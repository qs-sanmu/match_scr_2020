==> flow/design.v <==
`timescale 1ns / 1ps
module color_identify(
    input clk,
	input rst_n,
	input per_frame_vsync,
	input per_frame_href,
	input per_frame_clken,
	input [15:0] img_data,
	output post_frame_vsync,
	output post_frame_href,
	output post_frame_clken,
	output  post_img_Y,
	output reg	[7:0]	img_Y_r1,
	output [15:0] y
	);
	wire	[7:0]	per_img_red	;
    wire	[7:0]	per_img_green;
    wire	[7:0]	per_img_blue;
	assign  per_img_red		=	{img_data[15:11], img_data[13:11]};
    assign  per_img_green	=	{img_data[10:5], img_data[6:5]};	
    assign 	per_img_blue	=	{img_data[4:0], img_data[2:0]};	
reg	[15:0]	img_red_r0,		img_red_r1,		img_red_r2;	
reg	[15:0]	img_green_r0,	img_green_r1,	img_green_r2; 
reg	[15:0]	img_blue_r0,	img_blue_r1,	img_blue_r2; 
always@(posedge clk or negedge rst_n)
begin
	if(!rst_n)
		begin
		img_red_r0		<=	0; 		
		img_red_r1		<=	0; 		
		img_red_r2		<=	0; 	
		img_green_r0	<=	0; 		
		img_green_r1	<=	0; 		
		img_green_r2	<=	0; 	
		img_blue_r0		<=	0; 		
		img_blue_r1		<=	0; 		
		img_blue_r2		<=	0; 			
		end
	else
		begin
		img_red_r0		<=	per_img_red 	* 	8'd77; 		
		img_red_r1		<=	per_img_red 	* 	8'd43; 	
		img_red_r2		<=	per_img_red 	* 	8'd128; 	
		img_green_r0	<=	per_img_green 	* 	8'd150; 
		img_green_r1	<=	per_img_green 	* 	8'd85; 		
		img_green_r2	<=	per_img_green 	* 	8'd107; 
		img_blue_r0		<=	per_img_blue 	* 	8'd29; 				
		img_blue_r1		<=	per_img_blue 	* 	8'd128; 			
		img_blue_r2		<=	per_img_blue 	* 	8'd21; 		
		end
end
reg	[15:0]	img_Y_r0;	
reg	[15:0]	img_Cb_r0; 
reg	[15:0]	img_Cr_r0; 
always@(posedge clk or negedge rst_n)
begin
	if(!rst_n)
		begin
		img_Y_r0	<=	0; 		
		img_Cb_r0	<=	0; 		
		img_Cr_r0	<=	0; 	
		end
	else
		begin
		img_Y_r0	<=	img_red_r0 	+ 	img_green_r0 	+ 	img_blue_r0; 		
		img_Cb_r0	<=	img_blue_r1 - 	img_red_r1 		- 	img_green_r1	+	16'd32768; 		
		img_Cr_r0	<=	img_red_r2 	- 	img_green_r2 	- 	img_blue_r2		+	16'd32768; 		
		end
end
reg	[7:0]	img_Cb_r1; 
reg	[7:0]	img_Cr_r1; 
reg [15:0]  y1;
always@(posedge clk or negedge rst_n)
begin
	if(!rst_n)
		begin
		img_Y_r1	<=	0; 		
		img_Cb_r1	<=	0; 		
		img_Cr_r1	<=	0; 	
		y1      <=  0;
		end
	else
		begin
		img_Y_r1	<=	img_Y_r0[15:8];
		img_Cb_r1	<=	img_Cb_r0[15:8];
		img_Cr_r1	<=	img_Cr_r0[15:8]; 
		y1      <=  {img_Y_r0[15:11],img_Y_r0[15:10],img_Y_r0[15:11]};
		end
end
always@(posedge clk or negedge rst_n) begin
	    if(!rst_n) color_zone <= 0;
		else if(img_Cb_r1 >= 'd150 && img_Cb_r1 <= 'd180 && img_Cr_r1 >= 'd80 && img_Cr_r1 <= 'd111) color_zone <= 1'b1;
		else color_zone <= 1'b0;
	end
reg 	[3:0] 	per_frame_clken_r;
reg 	[3:0] 	per_frame_href_r;
reg 	[3:0] 	per_frame_vsync_r;
always @(posedge clk or negedge rst_n)
begin
	if(!rst_n)begin
		per_frame_clken_r <= 4'b0;
		per_frame_href_r <=  4'b0;
		per_frame_vsync_r <= 4'b0;
	end	
	else begin
		per_frame_clken_r <= {per_frame_clken_r [2:0], per_frame_clken};
		per_frame_href_r  <= {per_frame_href_r  [2:0],per_frame_href};
		per_frame_vsync_r <= {per_frame_vsync_r [2:0],per_frame_vsync};
	end
end
assign post_frame_clken = per_frame_clken_r [3];
assign post_frame_href  = per_frame_href_r  [3];
assign post_frame_vsync = per_frame_vsync_r [2];
wire	[7:0]	post_img_Cb; 
wire	[7:0]	post_img_Cr; 
reg     color_zone;
assign	post_img_Y 	= 	post_frame_href ? color_zone : 1'd0;
assign	post_img_Cb =	post_frame_href ? img_Cb_r1: 8'd0;
assign	post_img_Cr = 	post_frame_href ? img_Cr_r1: 8'd0;
assign  y       =   post_frame_href ? y1   : 16'd0;
endmodule
# Tool chain data of color_identify
# Tool output for the design above, in the order of the flow.
# Lines are those of the file above, counted from 1.
# The mark -- stands for no value.
# design
top_module,color_identify
clk_port,clk
library,sky130hd
corner,tt_025C_1v80

# After elaboration
# Source: Yosys, flattened and elaborated, memories not mapped. Widths are those after wreduce; folded enables and synchronous resets count as part of the registers. Registers that Yosys merges into a memory's read port (data or address) are not register bits. Print and check cells do not count. Equal cells are merged and count once.
# classes
addsub,8
reduce_and_logical,3
mux,3
cmp,4
multipliers,7
# op_table
operator,count
8-bit by 7-bit multiplier with 15-bit output with constant B,4
8-bit by 5-bit multiplier with 13-bit output with constant B,2
8-bit by 6-bit multiplier with 14-bit output with constant B,1
16-bit adder with constant B,2
15-bit by 14-bit subtractor with 16-bit output,1
15-bit by 15-bit subtractor with 16-bit output,1
15-bit by 16-bit adder with 16-bit output,1
16-bit by 13-bit adder with 16-bit output,1
16-bit by 13-bit subtractor with 16-bit output,1
16-bit by 15-bit subtractor with 16-bit output,1
16-bit 2-to-1 mux,1
8-bit by 7-bit >= comparator with 1-bit output with constant B,1
8-bit by 7-bit <= comparator with 1-bit output with constant B,1
8-bit >= comparator with constant B,1
8-bit <= comparator with constant B,1
1-bit logical AND,3
1-bit 2-to-1 mux,2
# bits
elab_cells,45
regBits,216
output_inout_bits,28
in_bits,21

# Longest topological paths
# Longest topological path by Yosys (ltp), each cell counted once; first at word level (registers and memories cut), then after technology mapping (sequential cells cut; the memories' decode and read muxes count).
# logic_depth
depth_word,5
ABC_AREA,0
mapped_depth,14
depth_no_buf,14

# Synthesis result
# Yosys stat after the flow's synthesis: flattened, memories mapped to cells. It holds for the ABC_AREA given above (unset counts as 0); a run with the other value may have another netlist.
# The area totals of this step are shown rounded.
# by_type
cell,count
sky130_fd_sc_hd__dfrtp_1,146
sky130_fd_sc_hd__ha_1,243
sky130_fd_sc_hd__fa_1,68
sky130_fd_sc_hd__inv_1,171
sky130_fd_sc_hd__xnor2_1,45
sky130_fd_sc_hd__xor2_1,29
sky130_fd_sc_hd__a21oi_1,50
sky130_fd_sc_hd__a21o_1,20
sky130_fd_sc_hd__o21ai_0,28
sky130_fd_sc_hd__nor2_1,36
sky130_fd_sc_hd__nor3_1,23
sky130_fd_sc_hd__nand2_1,26
sky130_fd_sc_hd__o21a_1,11
sky130_fd_sc_hd__buf_4,10
sky130_fd_sc_hd__o21bai_1,10
sky130_fd_sc_hd__and2_1,11
sky130_fd_sc_hd__a211oi_1,7
sky130_fd_sc_hd__o31ai_1,7
# Not listed: further types 42, cells in them 100.
# synth_totals
yosys_area_um2,11000
n_buf,10
ffs,146
sequential_area_um2,3700
stdcells,1041

# Timing after synthesis
# OpenSTA on the mapped netlist: ideal clock, no wires. The path of least setup slack (recovery checks aside). Input and output delay are each 20% of the period. Register names are those of the netlist, which keeps one name where synthesis merged equal registers.
# synth_timing
path_kind,input -> register
startpoint,in img_data[11]
endpoint,reg img_red_r1[13]
arrival_ns,4.329
clock_period_ns,6.93
path_slack_ns,2.474
delay_ns,3.070
driving_pins,12
path_buffers,0
period_less_setup_slack_ns,4.456
# "delay_ns" = arrival - input delay + setup time.
# "driving_pins": output pins that drive a net of the path, with the launching flip-flop's if there is one; two outputs of one cell count as two.
# "period_less_setup_slack_ns" = period - worst setup slack (recovery checks aside). The figure is calculated, with input and output delays left at 20% of the set period.
# Between the ends stands the longest chain of elaborated cells between them, by number of cells; it is not shown to be the way that was timed. Of several equally long chains one is given.
# Each line given opens the expression or statement behind the cell; cells for indexed reads and writes are added by Yosys, which also makes memories of some case tables.
# synth_between
path_cell_list,sky130_fd_sc_hd__inv_1 sky130_fd_sc_hd__ha_1 sky130_fd_sc_hd__fa_1 sky130_fd_sc_hd__fa_1 sky130_fd_sc_hd__inv_1 sky130_fd_sc_hd__ha_1 sky130_fd_sc_hd__or3_1 sky130_fd_sc_hd__o21ai_0 sky130_fd_sc_hd__nor3_1 sky130_fd_sc_hd__a2111oi_2 sky130_fd_sc_hd__o21ai_1 sky130_fd_sc_hd__xor2_1
elab_chain_cells,1
cells_between,1
cone_lines,1
# synth_rtl
element,line_no,rtl
from (decl),8,"input [15:0] img_data,"
8-bit by 6-bit multiplier with 14-bit output,42,img_red_r1 <= per_img_red * 8'd43;
to (assign),30,img_red_r1 <= 0;
to (assign),42,

# Worst path after layout
# Path of least setup slack in the final report of flow run 1 (OpenROAD, finished layout, wires in). Where an end is a register, its clock arrival counts in the times.
# layout_timing
path_kind,input -> register
startpoint,in img_data[13]
endpoint,reg img_red_r1[13]
driving_pins,12
clock_period_ns,4.88
path_buffers,1
arrival_ns,4.64
path_slack_ns,0.54
# Between the ends stands the longest chain of elaborated cells between them, by number of cells; it is not shown to be the way that was timed. Of several equally long chains one is given.
# layout_between
path_cell_list,sky130_fd_sc_hd__clkdlybuf4s50_1 sky130_fd_sc_hd__ha_1 sky130_fd_sc_hd__inv_1 sky130_fd_sc_hd__fa_1 sky130_fd_sc_hd__fa_1 sky130_fd_sc_hd__ha_1 sky130_fd_sc_hd__or3_1 sky130_fd_sc_hd__a31oi_1 sky130_fd_sc_hd__nor3_1 sky130_fd_sc_hd__a2111oi_2 sky130_fd_sc_hd__o21ai_1 sky130_fd_sc_hd__xor2_1
elab_chain_cells,1
cells_between,1
cone_lines,1
# layout_rtl
element,line_no,rtl
from (decl),8,"input [15:0] img_data,"
8-bit by 6-bit multiplier with 14-bit output,42,img_red_r1 <= per_img_red * 8'd43;
to (assign),30,img_red_r1 <= 0;
to (assign),42,

# Module color_identify, platform sky130hd: 2 stored runs of the flow (Yosys, OpenROAD) with differing settings, in no particular order. Input and output delays are each 20% of the period that was set; the output load is 0.01 pF.
# By "timing.achieved_period_ns" is meant the clock period of the run minus its worst setup slack. This is arithmetic on one report: input and output delays are still those of the set period (20% each).
# "timing.worst_path_ns": the worst setup path's part of the clock period (all of it between registers, 20% less for each end at a port) less its slack. A launch clock that arrives late makes it longer, a capture clock that arrives late makes it shorter.
# "final_power_uw" rests on the timing tool's default activity at the inputs, not on a simulated workload.
# Values from the reports are rounded here.
# Settings: - = not set for that run.
# Results: - = not shown.
run name,period_ns,CAP_MARGIN,CORE_MARGIN,CORE_UTILIZATION,SLEW_MARGIN,SETUP_SLACK_MARGIN,PLACE_DENSITY,CTS_CLUSTER_DIAMETER,MIN_ROUTING_LAYER,MAX_ROUTING_LAYER,timing.achieved_period_ns,fin_tns_ns,total_die_area_um2,layout_utilization_pct,timing.hold.ws_ns,final_power_uw,final_setup_ws_ns,yosys_chip_area_um2,timing.worst_path_ns,critical_path_type,layout_stdcell_area_um2
flow run 1,4.88,20,2,40,20,-,-,-,-,-,4.338,0.000,30000,47,0.35,7400,0.54,11000,3.36,input -> register,13000
flow run 2,2.57,20,9,70,15,0.66,0.77,71,met2,met5,-,-,-,-,-,-,-,-,-,-,-
# Flow run 2: not finished: clock tree synthesis ended with error DPL-0038
