==> flow/design.v <==
`timescale 1ns / 1ps
module rgb_ycbcr(
	input 				clk, 
	input 				rst_n,
	input 	[4:0]		cmos_R,
	input	[5:0]		cmos_G,
	input 	[4:0]		cmos_B,
	input 				per_frame_clken,
	input 				per_frame_vsync,
	input 				per_frame_href,
	output	[0:0]		img_Y,
	output	[7:0]		img_Cb,
	output	[7:0]		img_Cr,
	output [15:0]            y,
	output				post_frame_clken,
	output 				post_frame_vsync,
	output				post_frame_href
);
wire 	[7:0]	cmos_R0;
wire 	[7:0]	cmos_G0;
wire 	[7:0]	cmos_B0;
assign cmos_R0	= 	{cmos_R, cmos_R[4:2]};
assign cmos_G0	= 	{cmos_G, cmos_G[5:4]};
assign cmos_B0	= 	{cmos_B, cmos_B[4:2]};
reg 	[15:0]	cmos_R1, cmos_R2, cmos_R3;
reg 	[15:0]	cmos_G1, cmos_G2, cmos_G3;
reg 	[15:0]	cmos_B1, cmos_B2, cmos_B3;
always @(posedge clk or negedge rst_n)
begin
	if(!rst_n)begin
		cmos_R1 <= 16'd0;
         cmos_G1 <= 16'd0;
         cmos_B1 <= 16'd0;
		cmos_R2 <= 16'd0;
         cmos_G2 <= 16'd0;
         cmos_B2 <= 16'd0;
		cmos_R3 <= 16'd0;
         cmos_G3 <= 16'd0;
         cmos_B3 <= 16'd0;
	end
	else begin
		cmos_R1 <= cmos_R0 * 8'd77;
		cmos_G1 <= cmos_G0 * 8'd150;
		cmos_B1 <= cmos_B0 * 8'd29; 
		cmos_R2 <= cmos_R0 * 8'd43; 
		cmos_G2 <= cmos_G0 * 8'd85; 
		cmos_B2 <= cmos_B0 * 8'd128; 
         cmos_R3 <= cmos_R0 * 8'd128;
         cmos_G3 <= cmos_G0 * 8'd107;
         cmos_B3 <= cmos_B0 * 8'd21;
	end
end
reg		[15:0]	img_Y0;
reg 	[15:0]	img_Cb0;
reg 	[15:0]	img_Cr0;
always @(posedge clk or negedge rst_n)
begin
	if(!rst_n)begin
		img_Y0 <= 16'd0;
		img_Cb0 <= 16'd0;
		img_Cr0 <= 16'd0;
	end
	else begin
		img_Y0  <= cmos_R1 + cmos_G1 + cmos_B1;
		img_Cb0 <= cmos_B2 - cmos_R2 - cmos_G2 + 16'd32768;
		img_Cr0 <= cmos_R3 - cmos_G3 - cmos_B3 + 16'd32768;
	end
end
reg		[7:0]	img_Y1;
reg 	[7:0]	img_Cb1;
reg 	[7:0]	img_Cr1;
reg [15:0]  y1;
always @(posedge clk or negedge rst_n)
begin
	if(!rst_n)begin
		img_Y1  <= 8'd0;
		img_Cb1 <= 8'd0;
		img_Cr1 <= 8'd0;
		y1 <= 0;
	end
	else begin
		img_Y1  <= img_Y0  [15:8];
		img_Cb1 <= img_Cb0 [15:8];
		img_Cr1 <= img_Cr0 [15:8];
		y1      <=  {img_Y0[15:11],img_Y0[15:10],img_Y0[15:11]};
	end
end
reg 	[0:0]	gray_data_r;
always @(posedge clk or negedge rst_n)begin
	if(!rst_n)
		gray_data_r <= 'b0;
	else if(img_Cb1 > 179 && img_Cb1 < 255 && img_Cr1 > 97 && img_Cr1 < 108)
		gray_data_r <= 1;
	else 
		gray_data_r <= 0;
end
reg 	[4:0] 	per_frame_clken_r;
reg 	[4:0] 	per_frame_href_r;
reg 	[4:0] 	per_frame_vsync_r;
always @(posedge clk or negedge rst_n)
begin
	if(!rst_n)begin
		per_frame_clken_r <= 4'b0;
		per_frame_href_r <=  4'b0;
		per_frame_vsync_r <= 4'b0;
	end	
	else begin
		per_frame_clken_r <= {per_frame_clken_r [3:0], per_frame_clken};
		per_frame_href_r  <= {per_frame_href_r  [3:0],per_frame_href};
		per_frame_vsync_r <= {per_frame_vsync_r [3:0],per_frame_vsync};
	end
end
assign post_frame_clken = per_frame_clken_r [4];
assign post_frame_href  = per_frame_href_r  [4];
assign post_frame_vsync = per_frame_vsync_r [3];
assign img_Y  = post_frame_href? gray_data_r: 1'b0;
assign img_Cb = post_frame_href? img_Cb1: 1'b0;
assign img_Cr = post_frame_href? img_Cr1: 1'b0;
assign  y       =   post_frame_href ? y1   : 16'd0;
endmodule
# Reports on rgb_ycbcr
# What the tools print for rgb_ycbcr, step after step.
# Lines are those of the file above, counted from 1.
# Operators carry their Yosys type and port widths (W data, S select, Z words).
# Library cell names are shortened.
# A cell with - has no value.
# inputs
top	rgb_ycbcr
clk_port	clk
lib	sky130hd
pvt_corner	tt_025C_1v80

# Word level
# Counts by Yosys on the flattened word-level netlist (proc, flatten, opt, wreduce; memories kept). Register bits leave out memories and registers merged into their read ports (data or address); mux counts leave out enables and synchronous resets folded into registers. Print and check cells are left out. Cells with the same type and inputs are merged into one.
# classes
reduce_logical	3
n_addsub	8
n_mux	5
bitwise	0
shift	0
compare	4
equal	0
n_mul	7
div	0
# op_table
operator	count
$mul A8 B7 Y15 const B	4
$mul A8 B5 Y13 const B	2
$mul A8 B6 Y14 const B	1
$add A16 B16 Y16 const B	2
$sub A15 B14 Y16	1
$sub A15 B15 Y16	1
$add A15 B16 Y16	1
$add A16 B13 Y16	1
$sub A16 B13 Y16	1
$sub A16 B15 Y16	1
$mux W16	1
$mux W8	2
$gt A8 B7 Y1 const B	1
$lt A8 B7 Y1 const B	1
$gt A8 B8 Y1 const B	1
$lt A8 B8 Y1 const B	1
$logic_and A1 B1 Y1	3
$mux W1	2
# bits
in_bits	21
clocked_rd_ports_x_width	0
mem_bits_rw	0
wordCells	46
out_inout_bits	36
romBits	0
memories	0
latchBits	0
register_bits	211

# Longest topological paths
# Yosys ltp: most cells in a row. Word level: on the elaborated netlist, between registers, memories and ports. Mapped: between sequential cells and ports; inverters and the memories' decode and read muxes count.
# logic_depth
ltp_word	5
abc_area	0
ltp_mapped	15
mapped_depth_nobuf	15

# Mapped cells and area
# Yosys stat after the flow's synthesis: flattened, memories mapped to cells. It holds for the ABC_AREA given above (unset counts as 0); a run with the other value may have another netlist.
# The area totals of this step are shown rounded.
# by_type
type	count	type_area_um2
dfrtp_1	155	3878.72
ha_1	255	3190.56
fa_1	78	1.56E+03
inv_1	197	739.459
xnor2_1	49	429.162
a21oi_1	46	230.221
xor2_1	25	218.96
and2_1	26	162.656
nor2_1	43	161.405
a21o_1	19	142.637
o21ai_0	28	140.134
nor3_1	22	110.106
nand2_1	27	101.347
nand3_1	20	100.096
nor2b_1	14	87.584
nand2b_1	13	81.328
buf_4	10	75.072
a2111oi_0	7	61.309
# Other cell types: 41; their cells: 120.
# mapped
ff_cells	155
yosys_area_um2	12000
sequential_area_um2	3900
buffers	15
mapped_cells	1154

# Worst setup path after synthesis
# Source: OpenSTA report_checks on the synthesized netlist (no wires, ideal clock, input and output delay 20% of the period each), path of least setup slack; recovery checks are left aside. Register names are those of the netlist, which keeps one name where synthesis merged equal registers.
# synth_path
kind	input to register
from	input port cmos_G[0]
to	register cmos_G3[12]
path_delay_ns	3.279
arrival_time_ns	4.091
tclk_ns	4.46
n_path_buf	0
t_required_ns	4.380
driving_pins	13
launch_ns	0.892
in_delay_ns	0.892
path_slack_ns	0.289
setup_ns	0.080
synth_period_reached_ns	4.171
# "path_delay_ns" is the arrival time less input delay plus setup time.
# "driving_pins": output pins that drive a net of the path, with the launching flip-flop's if there is one; two outputs of one cell count as two.
# "synth_period_reached_ns" is the clock period less the worst setup slack; recovery checks do not enter. This is arithmetic on one report: input and output delays are still those of the set period (20% each).
# Between the ends stands the longest chain of elaborated cells between them, by number of cells; it is not shown to be the way that was timed. Of several equally long chains one is given.
# Each line given opens the expression or statement behind the cell; cells for indexed reads and writes are added by Yosys, which also makes memories of some case tables.
# synth_via
cell_sequence	ha_1 > fa_1 > fa_1 > inv_1 > fa_1 > inv_1 > ha_1 > or2_2 > o31ai_1 > a21oi_1 > a211o_1 > a21oi_1 > xnor2_1
elab_chain_len	1
cone_cells	1
cone_lines	1
cone_classes	mul: 1
# synth_rtl
element	line_no	source
from (decl)	6	input [5:0] cmos_G,
$mul A8 B7 Y15	49	cmos_G3 <= cmos_G0 * 8'd107;
to (assign)	38	cmos_G3 <= 16'd0;
to (assign)	49

# Worst path after layout
# Path of least setup slack in the final report of entry A (OpenROAD, finished layout, wires in). Where an end is a register, its clock arrival counts in the times.
# layout_path
kind	input to register
from	input port cmos_G[4]
to	register cmos_G3[13]
in_delay_ns	1.62
n_path_buf	1
driving_pins	15
path_slack_ns	2.17
launch_ns	1.62
tclk_ns	8.08
arrival_time_ns	6.20
t_required_ns	8.36
setup_ns	0.13
# Between the ends stands the longest chain of elaborated cells between them, by number of cells; it is not shown to be the way that was timed. Of several equally long chains one is given.
# layout_via
cell_sequence	clkdlybuf4s50_1 > inv_1 > ha_1 > inv_1 > ha_1 > fa_1 > inv_1 > fa_1 > inv_1 > ha_1 > or2_2 > a21oi_1 > a21oi_1 > a221oi_1 > xnor2_1
elab_chain_len	1
cone_cells	1
cone_lines	1
cone_classes	mul: 1
# layout_rtl
element	line_no	source
from (decl)	6	input [5:0] cmos_G,
$mul A8 B7 Y15	49	cmos_G3 <= cmos_G0 * 8'd107;
to (assign)	38	cmos_G3 <= 16'd0;
to (assign)	49

# Stored flow runs of rgb_ycbcr (2 of them; Yosys, OpenROAD, sky130hd). They differ in their settings and are not a sequence. Constraints: input delay and output delay 20% of the set period each, output load 0.01 pF.
# "clock_period_reached_ns": clock period set for the run, less the worst setup slack. It is reckoned from that one timing run; input and output delays stay at 20% of the period that was set.
# "worst_path_allowed_less_slack_ns" means the part of the period allowed to the worst setup path (the constraints hold back 20% at inputs and 20% at outputs) less its slack; where the path has registers, the arrival times of their clocks count too.
# "total_power_mw" is the tool's figure for a default switching activity; nothing was simulated.
# The measured numbers are rounded.
# Among the settings, - means not set for that run.
item,entry A,entry B
period_ns,8.08,4.85
CORE_UTILIZATION,48,40
PLACE_DENSITY,0.59,-
HOLD_SLACK_MARGIN,0.08,-
CORE_MARGIN,5,2
TNS_END_PERCENT,5,-
GPL_TIMING_DRIVEN,0,-
CTS_CLUSTER_DIAMETER,47,-
CAP_MARGIN,15,20
SLEW_MARGIN,0,20
MAX_ROUTING_LAYER,met5,-
SETUP_SLACK_MARGIN,-,0.95
worst_path_allowed_less_slack_ns,4.30,2.87
path_kind,input to register,input to register
stdcell_area_um2,14000,15000
fin_util_frac,0.55,0.48
clock_period_reached_ns,5.914,3.840
hold_worst_slack_ns,0.34,0.35
setup_tns_ns,0.000,0.000
setup_worst_slack_ns,2.2,1.0
design_die_area_um2,29000,32000
total_power_mw,4.9,8.3
synth_chip_area_um2,12000,12000
